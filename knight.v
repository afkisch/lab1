==> flow/design.v <==
`timescale 1ns / 1ps
module knight(
	input clk,
	input rst,
	output reg [7:0] led
);
reg [12:0] cntr;
reg dir;
always @(posedge clk)
	if(rst)
		begin
			led <= 8'b1;
			cntr <= 13'b0;
			dir <= 1'b1;
		end
	else if(en)
		begin
			cntr <= 13'b0;
			if(dir && led == 8'b01000000)
				dir <= 1'b0;
			else if(!dir && led == 8'b00000010)
				dir <= 1'b1;
			if(dir)
				led <= {led[6:0], led[7]};
			else
				led <= {led[0], led[7:1]};
		end
	else
		cntr <= cntr + 13'b1;
assign en = (cntr == 15);
endmodule
-- Tool chain data of knight
Tool output for the design above, in the order of the flow.
Lines are those of the file above, counted from 1.
The mark -- stands for no value.
- design top: knight
- clock input: clk
- library: sky130hd
- timing corner: tt_025C_1v80

-- After elaboration
Yosys after proc, flatten, opt, wreduce and memory -nomap, before mapping. Memory bits, and registers merged into a memory's read port (data or address), are not among the register bits. Print and check cells are not counted. Equal cells are merged and count once.
- register bits after elaboration: 22
- latch bits at 0
- RAM bits at 0
- memory bits (read-only) at 0
- noted word width x clocked read ports: 0
- memories kept: 0
- output and inout bits at 8
- $add $sub $neg at 1
- $mul: 0
- divide/modulo/power cells at 0
- noted $lt $le $gt $ge: 0
- noted eq/ne operators: 3
- noted shift operators: 0
- multiplexer cells: 3
- bitwise gates (word level) at 0
- reduce/logical cells: 6
- operators by type and width (cell ; number):
    13-bit by 1-bit adder with 13-bit output (second input constant) ; 1
    13-bit by 4-bit equality test with 1-bit output (second input constant) ; 1
    8-bit by 2-bit equality test with 1-bit output (second input constant) ; 1
    8-bit by 7-bit equality test with 1-bit output (second input constant) ; 1
    8-bit two-way mux ; 1
    1-bit logical AND ; 2
    2-bit AND reduction ; 1
    2-bit nonzero test ; 1
    2-bit OR reduction ; 1
    1-bit two-way mux ; 2
    1-bit logical NOT ; 1

-- Longest topological paths
Longest topological path by Yosys (ltp), each cell counted once; first at word level (registers and memories cut), then after technology mapping (sequential cells cut; the memories' decode and read muxes count).
- noted word-level depth: 4
- ABC_AREA: 0
- gate-level depth with buffers: 8
- gate-level depth less buffers at 5

-- Netlist
Yosys stat after the flow's synthesis: flattened, memories mapped to cells. It holds for the ABC_AREA given above (unset counts as 0); a run with the other value may have another netlist.
Totals and module areas in this step are rounded.
- noted standard cells after synthesis: 107
- noted chip area (Yosys): 0.001003 mm²
- noted flip-flop cells: 22
- buffer cells at 6
- cell types (type ; number ; total area (µm²)):
    sky130_fd_sc_hd__dfxtp_1 ; 22 ; 440.422
    sky130_fd_sc_hd__nor2_1 ; 22 ; 82.579
    sky130_fd_sc_hd__mux2i_1 ; 7 ; 70.067
    sky130_fd_sc_hd__xnor2_1 ; 7 ; 61.309
    sky130_fd_sc_hd__a211oi_1 ; 7 ; 52.55
    sky130_fd_sc_hd__buf_6 ; 4 ; 45.043
    sky130_fd_sc_hd__xor2_1 ; 4 ; 35.034
    sky130_fd_sc_hd__and3_1 ; 4 ; 25.024
    sky130_fd_sc_hd__nor3_1 ; 5 ; 25.024
    sky130_fd_sc_hd__nor4_1 ; 3 ; 18.768
    sky130_fd_sc_hd__a311oi_1 ; 2 ; 17.517
    sky130_fd_sc_hd__nand3_1 ; 3 ; 15.014
    sky130_fd_sc_hd__ha_1 ; 1 ; 12.512
    sky130_fd_sc_hd__nand4_1 ; 2 ; 12.512
    sky130_fd_sc_hd__and4_4 ; 1 ; 11.261
    sky130_fd_sc_hd__mux2_2 ; 1 ; 11.261
    sky130_fd_sc_hd__nand2_1 ; 3 ; 11.261
    sky130_fd_sc_hd__a211o_1 ; 1 ; 8.758
Not listed: further types 7, cells in them 8.

-- Worst setup path after synthesis
Source: OpenSTA report_checks on the synthesized netlist (no wires, ideal clock, input and output delay 20% of the period each), path of least setup slack; recovery checks are left aside. Register names are those of the netlist, which keeps one name where synthesis merged equal registers.
- path kind: reg-to-reg
- start: reg cntr[0]
- end: reg cntr[11]
- period: 1.62 ns
- noted library setup time: 0.064 ns
- time at the first pin: 0.000 ns
- arrival time: 1.546 ns
- slack at 0.010 ns
- delay of the path at 1.610 ns
- noted driving pins on the path: 9
- buffers on the path at 3
- period reached after synthesis at 1.61 ns
"delay of the path" = arrival - input delay + setup time.
"driving pins on the path" counts driving pins, that of a launching flip-flop among them; a cell with two outputs on the path counts twice.
"period reached after synthesis" is the clock period less the worst setup slack; recovery checks do not enter. This is arithmetic on one report: input and output delays are still those of the set period (20% each).
The rows between start and end are the longest chain of elaborated cells between them; the timing report does not say that the signal goes this way. Where chains are equally long, one stands for them.
Each line given opens the expression or statement behind the cell; cells for indexed reads and writes are added by Yosys, which also makes memories of some case tables.
A register here has more assigning lines than the two given.
- cells stage by stage: sky130_fd_sc_hd__dfxtp_1 -> sky130_fd_sc_hd__ha_1 -> sky130_fd_sc_hd__and3_1 -> sky130_fd_sc_hd__buf_6 -> sky130_fd_sc_hd__and4_4 -> sky130_fd_sc_hd__buf_6 -> sky130_fd_sc_hd__or2_4 -> sky130_fd_sc_hd__buf_6 -> sky130_fd_sc_hd__nor2_1
- noted cells in the longest elaborated chain: 2
- elaborated cells on any way between the ends at 3
- those cells by class: add/sub: 1; eq/ne: 1; reduce/logical: 1
- RTL lines, path after synthesis (item ; line ; RTL):
    start: declaration ; 7 ; reg [12:0] cntr;
    start: assignment ; 13 ; cntr <= 13'b0;
    start: assignment ; 29 ; cntr <= cntr + 13'b1;
    13-bit by 4-bit equality test with 1-bit output ; 30 ; assign en = (cntr == 15);
    2-bit OR reduction ; -- ;
    end: assignment ; 18 ; cntr <= 13'b0;
    end: assignment ; 29 ;
    end: declaration ; 7 ;

-- Path in the finished layout
From the final timing report of entry A: the path of least setup slack in the routed layout; clock arrival at registers is part of the times.
- path kind: reg-to-output
- start: reg led[3]
- end: out led[3]
- period: 2.03 ns
- time at the first pin: 0.30 ns
- arrival time: 1.28 ns
- slack at 0.34 ns
- noted driving pins on the path: 2
- buffers on the path at 1
A register here has more assigning lines than the two given.
- cells stage by stage: sky130_fd_sc_hd__dfxtp_1 -> sky130_fd_sc_hd__clkdlybuf4s50_1
- noted cells in the longest elaborated chain: 0
- elaborated cells on any way between the ends at 0
- RTL lines, path after layout (item ; line ; RTL):
    start: declaration ; 5 ; output reg [7:0] led
    start: assignment ; 24 ; led <= {led[6:0], led[7]};
    start: assignment ; 26 ; led <= {led[0], led[7:1]};
    end: declaration ; 5 ;

Memo
Re: implementation data of knight

Record of 2 stored runs of the RTL-to-layout flow on knight, platform sky130hd. The runs are unordered. Constraints: input delay and output delay 20% of the set period each, output load 0.01 pF.
"critical setup path time" means the part of the period allowed to the worst setup path (the constraints hold back 20% at inputs and 20% at outputs) less its slack; where the path has registers, the arrival times of their clocks count too.
By "power" is meant OpenSTA's value without simulated activity: inputs other than the clock are taken to toggle once in ten clock periods, and the tool carries that through the logic.
Results are given in rounded form.

Entry A
Settings were period_ns = 2.03; SETUP_SLACK_MARGIN = 0.29; CAP_MARGIN = 20; CORE_MARGIN = 2; CORE_UTILIZATION = 40; SLEW_MARGIN = 20
- worst hold slack at 0.468 ns
- standard-cell area after routing at 0.001162 mm²
- setup slack of the critical path: 0.340 ns
- power: 0.8356 mW
- overall die area: 0.002925 mm²
- noted the post-synthesis cell area: 0.001003 mm²
- critical setup path time at 1.28 ns
- worst setup path type: reg-to-output
- noted the sum of negative setup slack: 0.000 ns

Entry B
Settings were period_ns = 1.23; CORE_UTILIZATION = 16; PLACE_DENSITY_LB_ADDON = 0.18; HOLD_SLACK_MARGIN = 0.01; CORE_ASPECT_RATIO = 1.59; CORE_MARGIN = 3; TNS_END_PERCENT = 55; ABC_AREA = 0; GPL_TIMING_DRIVEN = 0; GPL_ROUTABILITY_DRIVEN = 0; CTS_CLUSTER_SIZE = 52; MAX_ROUTING_LAYER = met4; CAP_MARGIN = 20; SLEW_MARGIN = 20
- critical setup path time at 1.47 ns
- worst setup path type: reg-to-reg
- overall die area: 0.007284 mm²
- worst hold slack at 0.532 ns
- noted the sum of negative setup slack: -4.170 ns
- setup slack of the critical path: -0.243 ns
- standard-cell area after routing at 0.001349 mm²
- power: 1.286 mW
- noted the post-synthesis cell area: 0.001003 mm²
