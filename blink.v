==> flow/design.v <==
`timescale 1ns / 1ps
module blink(
	input clk,
	input rst,
	input [1:0] sw,
	output reg [7:0] led
);
reg [13:0] cntr;
reg [13:0] cmp;
always @(posedge clk)
	if(rst)
		begin
			cntr <= 14'b0;
			led <= 8'b1;
		end
	else if(en)
		begin
			cntr <= 13'b0;
			led <= {led[6:0], led[7]};
		end
	else
		cntr <= cntr + 13'b1;
always @(posedge clk)
	case (sw)
		2'b0: cmp <= 3999999;
		2'b1: cmp <= 7999999;
		2'b10: cmp <= 15999999;
		2'b11: cmp <= 31999999;
	endcase
assign en = (cntr == cmp);
endmodule
; ---- Step by step through the tools: blink
; What the tools print for blink, step after step.
; Line numbers count from 1 in the design file above.
; The mark -- stands for no value.
[setup]
top = blink
clk_port = clk
lib = sky130hd
corner = tt_025C_1v80

; ---- Word-level counts
; Counts by Yosys on the flattened word-level netlist (proc, flatten, opt, wreduce; memories kept). Register bits leave out memories and registers merged into their read ports (data or address); mux counts leave out enables and synchronous resets folded into registers. Print and check cells are left out. Cells with the same type and inputs are merged into one.
[bits]
out_inout_bits = 8
wordCells = 11
regBits = 36
[classes]
add_sub_neg = 1
reduce_and_logical = 2
n_eq = 4
n_mux = 1
[ops]
columns = op, n
row1 = 14-bit parallel mux with 4-bit select, 1
row2 = 14-bit by 1-bit adder with 14-bit output (second input constant), 1
row3 = 14-bit equality test, 1
row4 = 2-bit equality test (second input constant), 2
row5 = 2-bit by 1-bit equality test with 1-bit output (second input constant), 1
row6 = 2-bit logical NOT, 1
row7 = 2-bit OR reduction, 1

; ---- Longest topological paths
; Longest topological path by Yosys (ltp), each cell counted once; first at word level (registers and memories cut), then after technology mapping (sequential cells cut; the memories' decode and read muxes count).
[logic_depth]
word_depth = 2
abc_area = 0
ltp_mapped = 6

; ---- After synthesis
; The flow's flattened synthesis, as Yosys stat reports it; memories are mapped. The netlist is that of the ABC_AREA named above (0 if unset); the other value can give another one.
[by_type]
columns = cell, n, type_area_um2
row1 = sky130_fd_sc_hd__dfxtp_1, 28, 560.538
row2 = sky130_fd_sc_hd__xnor2_1, 16, 140.134
row3 = sky130_fd_sc_hd__mux2i_1, 8, 80.077
row4 = sky130_fd_sc_hd__nor3_1, 16, 80.077
row5 = sky130_fd_sc_hd__nand2b_1, 8, 50.048
row6 = sky130_fd_sc_hd__nand4_1, 5, 31.28
row7 = sky130_fd_sc_hd__nor2_1, 7, 26.275
row8 = sky130_fd_sc_hd__nand3_1, 5, 25.024
row9 = sky130_fd_sc_hd__nand4_4, 1, 21.27
row10 = sky130_fd_sc_hd__nor4_4, 1, 21.27
row11 = sky130_fd_sc_hd__nand2_1, 5, 18.768
row12 = sky130_fd_sc_hd__xor2_1, 2, 17.517
row13 = sky130_fd_sc_hd__inv_1, 4, 15.014
row14 = sky130_fd_sc_hd__ha_1, 1, 12.512
row15 = sky130_fd_sc_hd__nor2b_1, 2, 12.512
row16 = sky130_fd_sc_hd__nor4_1, 2, 12.512
row17 = sky130_fd_sc_hd__clkbuf_1, 3, 11.261
row18 = sky130_fd_sc_hd__nor3b_1, 1, 7.507
; Other cell types: 4; their cells: 4.
[synth_totals]
ff_cells = 28
seq_area_um2 = 560.5
synth_area_um2 = 1166.1
cell_count = 119
buf_cells = 5

; ---- Timing after synthesis
; Source: OpenSTA report_checks on the synthesized netlist (no wires, ideal clock, input and output delay 20% of the period each), path of least setup slack; recovery checks are left aside. Register names are those of the netlist, which keeps one name where synthesis merged equal registers.
[synth_path]
path_type = reg-to-reg
start = register cntr[0]
end = register led[0]
period_ps = 1590
arrival_time_ps = 1587
path_delay_ps = 1659
path_slack_ps = -69
path_stages = 5
synth_period_reached_ps = 1659
; "path_delay_ps" is the arrival time less input delay plus setup time.
; "path_stages": output pins that drive a net of the path, with the launching flip-flop's if there is one; two outputs of one cell count as two.
; "synth_period_reached_ps" = period - worst setup slack (recovery checks aside). The figure is calculated, with input and output delays left at 20% of the set period.
; The rows between start and end are the longest chain of elaborated cells between them; the timing report does not say that the signal goes this way. Where chains are equally long, one stands for them.
; Each line given opens the expression or statement behind the cell; cells for indexed reads and writes are added by Yosys, which also makes memories of some case tables.
; At most two assigning lines are given for a register; there are more.
[synth_via]
path_cell_list = sky130_fd_sc_hd__dfxtp_1 > sky130_fd_sc_hd__ha_1 > sky130_fd_sc_hd__nand4_4 > sky130_fd_sc_hd__nor4_4 > sky130_fd_sc_hd__mux2i_1
elab_chain_len = 1
[synth_lines]
columns = element, line
row1 = "start, declared", 8  ; reg [13:0] cntr;
row2 = "start, assigned", 13  ; cntr <= 14'b0;
row3 = "start, assigned", 22  ; cntr <= cntr + 13'b1;
row4 = 14-bit equality test, 30  ; assign en = (cntr == cmp);
row5 = "end, assigned", 14  ; led <= 8'b1;
row6 = "end, assigned", 19  ; led <= {led[6:0], led[7]};
row7 = "end, declared", 6  ; output reg [7:0] led

; ---- Worst path after layout
; From the final timing report of run 1: the path of least setup slack in the routed layout; clock arrival at registers is part of the times.
; The report prints the path's times to 10 ps; the period is as set.
[layout_path]
path_type = reg-to-reg
start = register cntr[0]
end = register cntr[1]
path_stages = 6
period_ps = 1160
path_slack_ps = -260
arrival_time_ps = 1640
; The rows between start and end are the longest chain of elaborated cells between them; the timing report does not say that the signal goes this way. Where chains are equally long, one stands for them.
; At most two assigning lines are given for a register; there are more.
[layout_via]
path_cell_list = sky130_fd_sc_hd__dfxtp_2 > sky130_fd_sc_hd__ha_4 > sky130_fd_sc_hd__nand4_4 > sky130_fd_sc_hd__nor4_4 > sky130_fd_sc_hd__buf_6 > sky130_fd_sc_hd__nor3b_2
elab_chain_len = 2
[layout_lines]
columns = element, line
row1 = "start, declared", 8  ; reg [13:0] cntr;
row2 = "start, assigned", 13  ; cntr <= 14'b0;
row3 = "start, assigned", 22  ; cntr <= cntr + 13'b1;
row4 = 14-bit equality test, 30  ; assign en = (cntr == cmp);
row5 = 2-bit OR reduction, --
row6 = "end, assigned", 18  ; cntr <= 13'b0;
row7 = "end, assigned", 22
row8 = "end, declared", 8

Lab notebook: blink

2 stored runs of blink in the flow (synthesis by Yosys, layout by OpenROAD, sky130hd cells), in arbitrary order. Constraints: input delay and output delay 20% of the set period each, output load 0.01 pF.
"period_less_ws_ps" means the clock period less the worst setup slack. The figure is calculated, with input and output delays left at 20% of the set period.
"timing.worst_path_ps" means the part of the period allowed to the worst setup path (the constraints hold back 20% at inputs and 20% at outputs) less its slack; where the path has registers, the arrival times of their clocks count too.
"timing.worst_path_ps" is known to 10 ps.

# run 1
==> flow/run.sh <==
#!/bin/bash
# the make line also repeats the synthesis and layout settings of config.mk as NAME=value (left out here)
make -C /OpenROAD-flow-scripts/flow DESIGN_CONFIG=/design/flow/config.mk WORK_HOME=/design/flow/orfs CLKGATE_MAP_FILE= finish
==> flow/config.mk <==
export PLATFORM = sky130hd
export DESIGN_NAME = blink
export DESIGN_NICKNAME = blink
export VERILOG_FILES = /design/flow/design.v
export SDC_FILE = /design/flow/constraint.sdc
export NUM_CORES = 4
export LEC_CHECK = 0
export CAP_MARGIN = 20
export CORE_MARGIN = 2
export CORE_UTILIZATION = 40
export SLEW_MARGIN = 20
==> flow/constraint.sdc <==
create_clock -name core_clock -period 1.16 [get_ports {clk}]
set_input_delay 0.2320 -clock core_clock [delete_from_list [all_inputs] [get_ports {clk}]]
set_output_delay 0.2320 -clock core_clock [all_outputs]
set_load 0.01 [all_outputs]

==> run 1: results <==
ys_area_um2=1166.1
design_die_area_um2=3363.4
finish.stdcell_area_um2=1735.4
final_setup_ws_ps=-262
hold_ws_ps=411
period_less_ws_ps=1422
timing.worst_path_ps=1420
critical_path_type="reg-to-reg"

# run 2
==> flow/run.sh <==
#!/bin/bash
# the make line also repeats the synthesis and layout settings of config.mk as NAME=value (left out here)
make -C /OpenROAD-flow-scripts/flow DESIGN_CONFIG=/design/flow/config.mk WORK_HOME=/design/flow/orfs CLKGATE_MAP_FILE= finish
==> flow/config.mk <==
export PLATFORM = sky130hd
export DESIGN_NAME = blink
export DESIGN_NICKNAME = blink
export VERILOG_FILES = /design/flow/design.v
export SDC_FILE = /design/flow/constraint.sdc
export NUM_CORES = 4
export LEC_CHECK = 0
export ABC_AREA = 1
export CAP_MARGIN = 20
export CELL_PAD_IN_SITES_DETAIL_PLACEMENT = 2
export CORE_MARGIN = 7
export CORE_UTILIZATION = 22
export HOLD_SLACK_MARGIN = 0.17
export PLACE_DENSITY_LB_ADDON = 0.03
export SLEW_MARGIN = 20
==> flow/constraint.sdc <==
create_clock -name core_clock -period 1.4 [get_ports {clk}]
set_input_delay 0.2800 -clock core_clock [delete_from_list [all_inputs] [get_ports {clk}]]
set_output_delay 0.2800 -clock core_clock [all_outputs]
set_load 0.01 [all_outputs]

==> run 2: results <==
ys_area_um2=1387.6
design_die_area_um2=8726.4
finish.stdcell_area_um2=1901.8
final_setup_ws_ps=56
hold_ws_ps=490
period_less_ws_ps=1344
timing.worst_path_ps=1340
critical_path_type="reg-to-reg"
