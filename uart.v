==> flow/design.v <==
module uart(
	input clk, rst,
	input [3:0] bcd0, bcd1,
	output tx_out
);
wire [6:0] ascii0 = bcd0 + 7'b0110000;
wire [6:0] ascii1 = bcd1 + 7'b0110000;
wire [7:0] eol = 8'b10001101;
wire par0 = bcd0[0] + bcd0[1] + bcd0[2] + bcd0[3];
wire par1 = bcd1[0] + bcd1[1] + bcd1[2] + bcd1[3];
wire start = 1'b0;
wire stop = 1'b1;
reg [4:0] tx_cntr;
reg [29:0] shr;
always @ (posedge clk)
	if(rst || (tx_en && tx_cntr == 5'b11101))
		begin
			shr <= {stop, eol, start, stop, par0, ascii0, start, stop, par1, ascii1, start};  
			tx_cntr <= 5'b0;
		end
	else if(tx_en)
		begin
			shr <= {1'b0, shr[29:1]};  
			tx_cntr <= tx_cntr + 1'b1;
		end
assign tx_out = shr[0];
reg [9:0] tcy;
always @ (posedge clk)
	if(rst || tx_en)
		tcy <= 9'b0;
	else
		tcy <= tcy + 1'b1;
assign tx_en = (tcy == 9'b000000100);  
endmodule
; Step by step through the tools: uart
; What the tools print for uart, step after step.
; Line numbers count from 1 in the design file above.
; Cell names lack the library's common part.
; The mark -- stands for no value.
[inputs]
design = uart
clk_port = clk
cell_library = sky130hd
lib_corner = tt_025C_1v80

; Elaborated design
; Yosys after proc, flatten, opt, wreduce and memory -nomap, before mapping. Memory bits, and registers merged into a memory's read port (data or address), are not among the register bits. Print and check cells are not counted. Equal cells are merged and count once.
[bits]
register_bits = 45
input_bits = 10
elab_cells = 22
[classes]
addsub = 10
equal = 2
muxes = 2
n_reduce_logical = 4
[ops]
columns = op, n
row1 = 2-to-1 mux 19 bit, 2
row2 = adder 4 x 6 -> 7 bit (second input constant), 2
row3 = adder 10 x 1 -> 10 bit (second input constant), 1
row4 = == test 10 x 3 -> 1 bit (second input constant), 1
row5 = adder 1 bit, 6
row6 = adder 5 x 1 -> 5 bit (second input constant), 1
row7 = == test 5 bit (second input constant), 1
row8 = logical OR 1 bit, 2
row9 = nonzero test 2 bit, 1
row10 = logical AND 1 bit, 1

; Longest topological paths
; Longest topological path by Yosys (ltp), each cell counted once; first at word level (registers and memories cut), then after technology mapping (sequential cells cut; the memories' decode and read muxes count).
[logic_depth]
depth_word = 4
abc_area = 1
ltp_mapped = 10
mapped_depth_nobuf = 9

; Mapped cells and area
; Yosys stat after the flow's synthesis: flattened, memories mapped to cells. It holds for the ABC_AREA given above (unset counts as 0); a run with the other value may have another netlist.
[mapped]
mapped_cells = 302
area_um2 = 2229.6
seq_area_um2 = 1061.0
ffs = 45
buffers = 11
[by_type]
columns = cell, n, area_total_um2
row1 = dfxtp_1, 29, 580.557
row2 = edfxtp_1, 16, 480.461
row3 = nand2_1, 127, 476.707
row4 = nand3_1, 34, 170.163
row5 = inv_1, 41, 153.898
row6 = nor2_1, 17, 63.811
row7 = ha_1, 4, 50.048
row8 = xor2_1, 4, 35.034
row9 = buf_6, 3, 33.782
row10 = buf_2, 6, 30.029
row11 = nand4_1, 4, 25.024
row12 = nand2_4, 2, 22.522
row13 = nand3_4, 1, 17.517
row14 = buf_4, 2, 15.014
row15 = nor2_4, 1, 11.261
row16 = a21oi_1, 2, 10.01
row17 = nor3_1, 2, 10.01
row18 = o21ai_2, 1, 8.758
; Not listed: further types 5, cells in them 6.

; Timing after synthesis
; Path of least setup slack by OpenSTA after synthesis, without wires, with an ideal clock, recovery checks aside; 20% of the period is set as input and as output delay. Where synthesis merged equal registers, the netlist keeps one of their names.
[synth_timing]
path_kind = reg-to-reg
startpoint = register tcy[0]
endpoint = register shr[11]
clock_period_ns = 1.77
launch_ns = 0.000
t_arrival_ns = 1.287
path_slack_ns = 0.133
delay_ns = 1.637
driving_pins = 8
synth_period_reached_ns = 1.637
; "delay_ns" = arrival - input delay + setup time.
; "driving_pins": output pins that drive a net of the path, with the launching flip-flop's if there is one; two outputs of one cell count as two.
; "synth_period_reached_ns" is the clock period less the worst setup slack; recovery checks do not enter. This is arithmetic on one report: input and output delays are still those of the set period (20% each).
; The rows between start and end are the longest chain of elaborated cells between them; the timing report does not say that the signal goes this way. Where chains are equally long, one stands for them.
; A line is the first line of the expression or statement that the cell stems from. Yosys adds cells for indexed reads and writes and turns some case tables into memories.
; Only ways into the end's enable, where the timed path ends, are counted here.
[synth_via]
cell_sequence = dfxtp_1 inv_1 ha_1 nand2_1 nor2_1 nand3_4 nand2_4 buf_2
elab_chain_len = 4
cone_cells = 4
lines_between = 2
cone_classes = 1 x eq/ne; 3 x reduce/logical
[synth_rtl]
columns = element, line
row1 = "start, declared", 27  ; reg [9:0] tcy;
row2 = "start, assigned", 30  ; tcy <= 9'b0;
row3 = "start, assigned", 32  ; tcy <= tcy + 1'b1;
row4 = == test 10 x 3 -> 1 bit, 33  ; assign tx_en = (tcy == 9'b000000100);
row5 = logical AND 1 bit, 16  ; if(rst || (tx_en && tx_cntr == 5'b11101))
row6 = logical OR 1 bit, 16
row7 = nonzero test 2 bit, --
row8 = "end, assigned", 18  ; shr <= {stop, eol, start, stop, par0, ascii0, start, stop, par1, ascii1, start};
row9 = "end, assigned", 23  ; shr <= {1'b0, shr[29:1]};
row10 = "end, declared", 14  ; reg [29:0] shr;

; Timing after layout
; Path of least setup slack in the final report of record 1 (OpenROAD, finished layout, wires in). Where an end is a register, its clock arrival counts in the times.
[layout_timing]
path_kind = reg-to-reg
startpoint = register tcy[2]
endpoint = register shr[1]
clock_period_ns = 2.89
launch_ns = 0.30
t_arrival_ns = 2.17
path_slack_ns = 0.89
driving_pins = 8
; The rows between start and end are the longest chain of elaborated cells between them; the timing report does not say that the signal goes this way. Where chains are equally long, one stands for them.
; The path ends at the data pin of a flip-flop with enable; ways to the enable are not counted.
[layout_via]
cell_sequence = dfxtp_1 nand2_1 nor2_4 nand3_4 buf_4 nor2_2 nand2_1 nand2_1
elab_chain_len = 4
cone_cells = 5
lines_between = 3
cone_classes = 1 x eq/ne; 2 x mux; 2 x reduce/logical
[layout_rtl]
columns = element, line
row1 = "start, declared", 27  ; reg [9:0] tcy;
row2 = "start, assigned", 30  ; tcy <= 9'b0;
row3 = "start, assigned", 32  ; tcy <= tcy + 1'b1;
row4 = == test 10 x 3 -> 1 bit, 33  ; assign tx_en = (tcy == 9'b000000100);
row5 = logical AND 1 bit, 16  ; if(rst || (tx_en && tx_cntr == 5'b11101))
row6 = logical OR 1 bit, 16
row7 = 2-to-1 mux 19 bit, 16
row8 = "end, assigned", 18  ; shr <= {stop, eol, start, stop, par0, ascii0, start, stop, par1, ascii1, start};
row9 = "end, assigned", 23  ; shr <= {1'b0, shr[29:1]};
row10 = "end, declared", 14  ; reg [29:0] shr;

; Top module uart; platform sky130hd; tools Yosys and OpenROAD; 2 stored runs in no particular order. Input and output delays are each 20% of the period that was set; the output load is 0.01 pF.
; "period_reached_ns" = clock period - worst setup slack. The figure is calculated, with input and output delays left at 20% of the set period.
; "worst_setup_path_time_ns" = time allowed to the worst setup path (clock period - input delay - output delay, where it has them) - its slack; a late launch clock adds to it, a late capture clock takes from it.
; "power_uw" is the tool's figure for a default switching activity; nothing was simulated.

[record 1: settings]
period_ns = 2.89
CORE_UTILIZATION = 47
HOLD_SLACK_MARGIN = 0.24
CORE_ASPECT_RATIO = 1.7
TNS_END_PERCENT = 5
ABC_AREA = 1
SLEW_MARGIN = 0
CAP_MARGIN = 20
CORE_MARGIN = 2
[record 1: results]
period_reached_ns = 1.998
power_uw = 1342
design.die.area_um2 = 5330.5
yosys.chip_area_um2 = 2229.6
worst_setup_path_time_ns = 2.00
worstPathKind = reg-to-reg
tns_ns = 0.000
finish.utilization_pct = 53.4
ws_setup_ns = 0.892
ws_hold_ns = 0.456
post_route_stdcell_area_um2 = 2437.3

[record 2: settings]
period_ns = 1.57
CORE_UTILIZATION = 67
PLACE_DENSITY_LB_ADDON = 0.04
CELL_PAD_IN_SITES_GLOBAL_PLACEMENT = 0
TNS_END_PERCENT = 5
ABC_AREA = 1
GPL_TIMING_DRIVEN = 0
GPL_ROUTABILITY_DRIVEN = 1
SLEW_MARGIN = 5
CAP_MARGIN = 20
CORE_MARGIN = 2
[record 2: results]
period_reached_ns = 1.510
power_uw = 2357
design.die.area_um2 = 3805.0
yosys.chip_area_um2 = 2229.6
worst_setup_path_time_ns = 1.51
worstPathKind = reg-to-reg
tns_ns = 0.000
finish.utilization_pct = 81.6
ws_setup_ns = 0.060
ws_hold_ns = 0.446
post_route_stdcell_area_um2 = 2532.4
